==> flow/design.v <==
module timer #(parameter CLK_FREQ = 32'd50_000_000)(
input wire i_clk,  
input wire i_rst,  
output reg [6:0] o_hours,  
output reg [5:0] o_minutes,  
output reg [5:0] o_seconds  
);
reg [25:0] counter_r;  
localparam SEC = CLK_FREQ - 1'b1;
always @(posedge i_clk or posedge i_rst) begin
if (i_rst) begin
counter_r <= 0;
o_hours <= 0;
o_minutes <= 0;
o_seconds <= 0;
end else begin
counter_r <= counter_r + 1;
if (counter_r == SEC) begin
counter_r <= 0;  
o_seconds <= o_seconds + 1;  
if (o_seconds == 6'd59) begin
o_seconds <= 0;
o_minutes <= o_minutes + 1;
if (o_minutes == 6'd59) begin
o_minutes <= 0;
o_hours <= o_hours + 1;
if (o_hours == 7'd99) begin
o_hours <= 0;
end
end
end
end
end
end
endmodule
# [From RTL to reports: timer]
# What the tools print for timer, step after step.
# Lines are those of the file above, counted from 1.
# Operators: Yosys type, input widths -> output width; for muxes data width and select width s.
# Library cell names are shortened.
# Not given: --
[design] top_module="timer" clk_port="i_clk" library="sky130hd" pvt_corner="tt_025C_1v80"

# [Elaborated design]
# Counts by Yosys on the flattened word-level netlist (proc, flatten, opt, wreduce; memories kept). Register bits leave out memories and registers merged into their read ports (data or address); mux counts leave out enables and synchronous resets folded into registers. Print and check cells are left out. Cells with the same type and inputs are merged into one.
[bits] register_bits=45 out_inout_bits=19 wordCells=18
[op_classes] addsub=4 muxes=4 equal=4 reduce_and_logical=2
[ops] op="$add 26x1->26 const B" n=1
[ops] op="$eq 26x26->1 const B" n=1
[ops] op="$mux 26" n=1
[ops] op="$add 6x1->6 const B" n=2
[ops] op="$eq 6x6->1 const B" n=2
[ops] op="$mux 6" n=2
[ops] op="$add 7x1->7 const B" n=1
[ops] op="$eq 7x7->1 const B" n=1
[ops] op="$mux 7" n=1
[ops] op="$reduce_and 3->1" n=1
[ops] op="$reduce_and 2->1" n=1

# [Depth]
# Depth = most cells in a row (Yosys ltp): at word level without a register or memory, in the mapped netlist without a sequential cell, where the memories' decode and read muxes count.
[depth] ltp_word=2 abc_area=0 mapped_depth=7 ltp_nobuf=6

# [After synthesis]
# Source: synth_stat.txt of the flow (Yosys; design flattened, memories mapped). It holds for the ABC_AREA given above (unset counts as 0); a run with the other value may have another netlist.
[mapped] n_buf=3 yosys_area_mm2=0.0022034 seqArea_mm2=0.0011261 cell_count=214 flip_flops=45
[by_type] cell_type="dfrtp_1" n=45 area_total_um2=1126.08
[by_type] cell_type="nand3_1" n=23 area_total_um2=115.11
[by_type] cell_type="xnor2_1" n=12 area_total_um2=105.101
[by_type] cell_type="o31ai_1" n=11 area_total_um2=82.579
[by_type] cell_type="xor2_1" n=9 area_total_um2=78.826
[by_type] cell_type="nor2_1" n=19 area_total_um2=71.318
[by_type] cell_type="mux2_2" n=6 area_total_um2=67.565
[by_type] cell_type="nand4_1" n=9 area_total_um2=56.304
[by_type] cell_type="o21ai_0" n=11 area_total_um2=55.053
[by_type] cell_type="nand2_1" n=14 area_total_um2=52.55
[by_type] cell_type="ha_1" n=4 area_total_um2=50.048
[by_type] cell_type="nor3_1" n=7 area_total_um2=35.034
[by_type] cell_type="and2_1" n=5 area_total_um2=31.28
[by_type] cell_type="nor2b_1" n=4 area_total_um2=25.024
[by_type] cell_type="nor4_1" n=4 area_total_um2=25.024
[by_type] cell_type="o211ai_1" n=3 area_total_um2=22.522
[by_type] cell_type="and3_1" n=3 area_total_um2=18.768
[by_type] cell_type="and4_1" n=2 area_total_um2=17.517
# Other cell types: 15; their cells: 23.

# [Path before layout]
# Source: OpenSTA report_checks on the synthesized netlist (no wires, ideal clock, input and output delay 20% of the period each), path of least setup slack; recovery checks are left aside. Register names are those of the netlist, which keeps one name where synthesis merged equal registers.
[synth_path] path_kind="reg-to-reg" startpoint="reg o_minutes[0]" endpoint="reg o_hours[1]" t_first_pin_ns=0.000 path_buffers=0 tclk_ns=2.53 path_stages=7 delay_ns=1.934 arrival_ns=1.809 slack_ns=0.597 setup_ns=0.125 period_less_setup_slack_ns=1.933
# "delay_ns" is the arrival time less input delay plus setup time.
# "path_stages": output pins that drive a net of the path, with the launching flip-flop's if there is one; two outputs of one cell count as two.
# "period_less_setup_slack_ns" = period - worst setup slack (recovery checks aside). The figure is calculated, with input and output delays left at 20% of the set period.
# Between the ends stands the longest chain of elaborated cells between them, by number of cells; it is not shown to be the way that was timed. Of several equally long chains one is given.
# Each line given opens the expression or statement behind the cell; cells for indexed reads and writes are added by Yosys, which also makes memories of some case tables.
# A register here has more assigning lines than the two given.
[synth_between] path_cell_list="dfrtp_1 -> ha_1 -> nand2_1 -> nor3_1 -> nand2_1 -> nor2_1 -> mux2_2" elab_chain_len=2
[synth_rtl] element="start, declared" line=5 rtl="output reg [5:0] o_minutes,"
[synth_rtl] element="start, assigned" line=14 rtl="o_minutes <= 0;"
[synth_rtl] element="start, assigned" line=23 rtl="o_minutes <= o_minutes + 1;"
[synth_rtl] element="$eq 6x6->1" line=24 rtl="if (o_minutes == 6'd59) begin"
[synth_rtl] element="$reduce_and 3->1"
[synth_rtl] element="end, assigned" line=26 rtl="o_hours <= o_hours + 1;"
[synth_rtl] element="end, assigned" line=28 rtl="o_hours <= 0;"
[synth_rtl] element="end, declared" line=4 rtl="output reg [6:0] o_hours,"

# [Path in the finished layout]
# From the final timing report of stored run 1: the path of least setup slack in the routed layout; clock arrival at registers is part of the times.
[layout_path] path_kind="reg-to-reg" startpoint="reg o_minutes[0]" endpoint="reg o_hours[6]" setup_ns=0.11 arrival_ns=2.46 path_stages=7 path_buffers=0 slack_ns=1.73 t_first_pin_ns=0.29 tclk_ns=4.01
# Between the ends stands the longest chain of elaborated cells between them, by number of cells; it is not shown to be the way that was timed. Of several equally long chains one is given.
# A register here has more assigning lines than the two given.
[layout_between] path_cell_list="dfrtp_1 -> ha_1 -> nand2_1 -> nor3_1 -> nand2_1 -> nor2_1 -> mux2_2" elab_chain_len=2
[layout_rtl] element="start, declared" line=5 rtl="output reg [5:0] o_minutes,"
[layout_rtl] element="start, assigned" line=14 rtl="o_minutes <= 0;"
[layout_rtl] element="start, assigned" line=23 rtl="o_minutes <= o_minutes + 1;"
[layout_rtl] element="$eq 6x6->1" line=24 rtl="if (o_minutes == 6'd59) begin"
[layout_rtl] element="$reduce_and 3->1"
[layout_rtl] element="end, assigned" line=26 rtl="o_hours <= o_hours + 1;"
[layout_rtl] element="end, assigned" line=28 rtl="o_hours <= 0;"
[layout_rtl] element="end, declared" line=4 rtl="output reg [6:0] o_hours,"

# Measured results for timer: 2 stored runs of the Yosys and OpenROAD flow on sky130hd. The settings differ; the order carries no meaning. The constraints put input and output delay at 20% of the set period each and load the outputs with 0.01 pF.
# "timing.achieved_period_ns" means the clock period less the worst setup slack. The figure is calculated, with input and output delays left at 20% of the set period.
# "worst_path_ns" means the part of the period allowed to the worst setup path (the constraints hold back 20% at inputs and 20% at outputs) less its slack; where the path has registers, the arrival times of their clocks count too.
# "final_power_uw" is the tool's figure for a default switching activity; nothing was simulated.
run="stored run 1" settings period_ns=4.01 CORE_UTILIZATION=32 SETUP_SLACK_MARGIN=-0.16 PLACE_DENSITY_LB_ADDON=0.19 CORE_MARGIN=8 CELL_PAD_IN_SITES_GLOBAL_PLACEMENT=0 GPL_ROUTABILITY_DRIVEN=1 CTS_CLUSTER_SIZE=55 CTS_CLUSTER_DIAMETER=257 CAP_MARGIN=30 MAX_ROUTING_LAYER="met5" SLEW_MARGIN=20
run="stored run 1" results ys_area_mm2=0.0022034 die_footprint_mm2=0.009797 final_stdcell_area_mm2=0.0025975 final_util_pct=38.7 setup_worst_slack_ns=1.733 tns_ns=0.000 worst_hold_slack_ns=0.492 final_power_uw=746.9 timing.achieved_period_ns=2.277 worst_path_ns=2.28 critical_path_type="reg-to-reg"
run="stored run 2" settings period_ns=3.33 CORE_UTILIZATION=28 SETUP_SLACK_MARGIN=-0.14 PLACE_DENSITY=0.86 CORE_ASPECT_RATIO=0.96 CORE_MARGIN=9 TNS_END_PERCENT=95 ABC_AREA=0 GPL_ROUTABILITY_DRIVEN=0 CTS_CLUSTER_SIZE=87 CTS_CLUSTER_DIAMETER=227 CAP_MARGIN=15 SLEW_MARGIN=20
run="stored run 2" results ys_area_mm2=0.0022034 die_footprint_mm2=0.0113869 final_stdcell_area_mm2=0.0026413 final_util_pct=34.7 setup_worst_slack_ns=1.075 tns_ns=0.000 worst_hold_slack_ns=0.492 final_power_uw=963.4 timing.achieved_period_ns=2.255 worst_path_ns=2.26 critical_path_type="reg-to-reg"
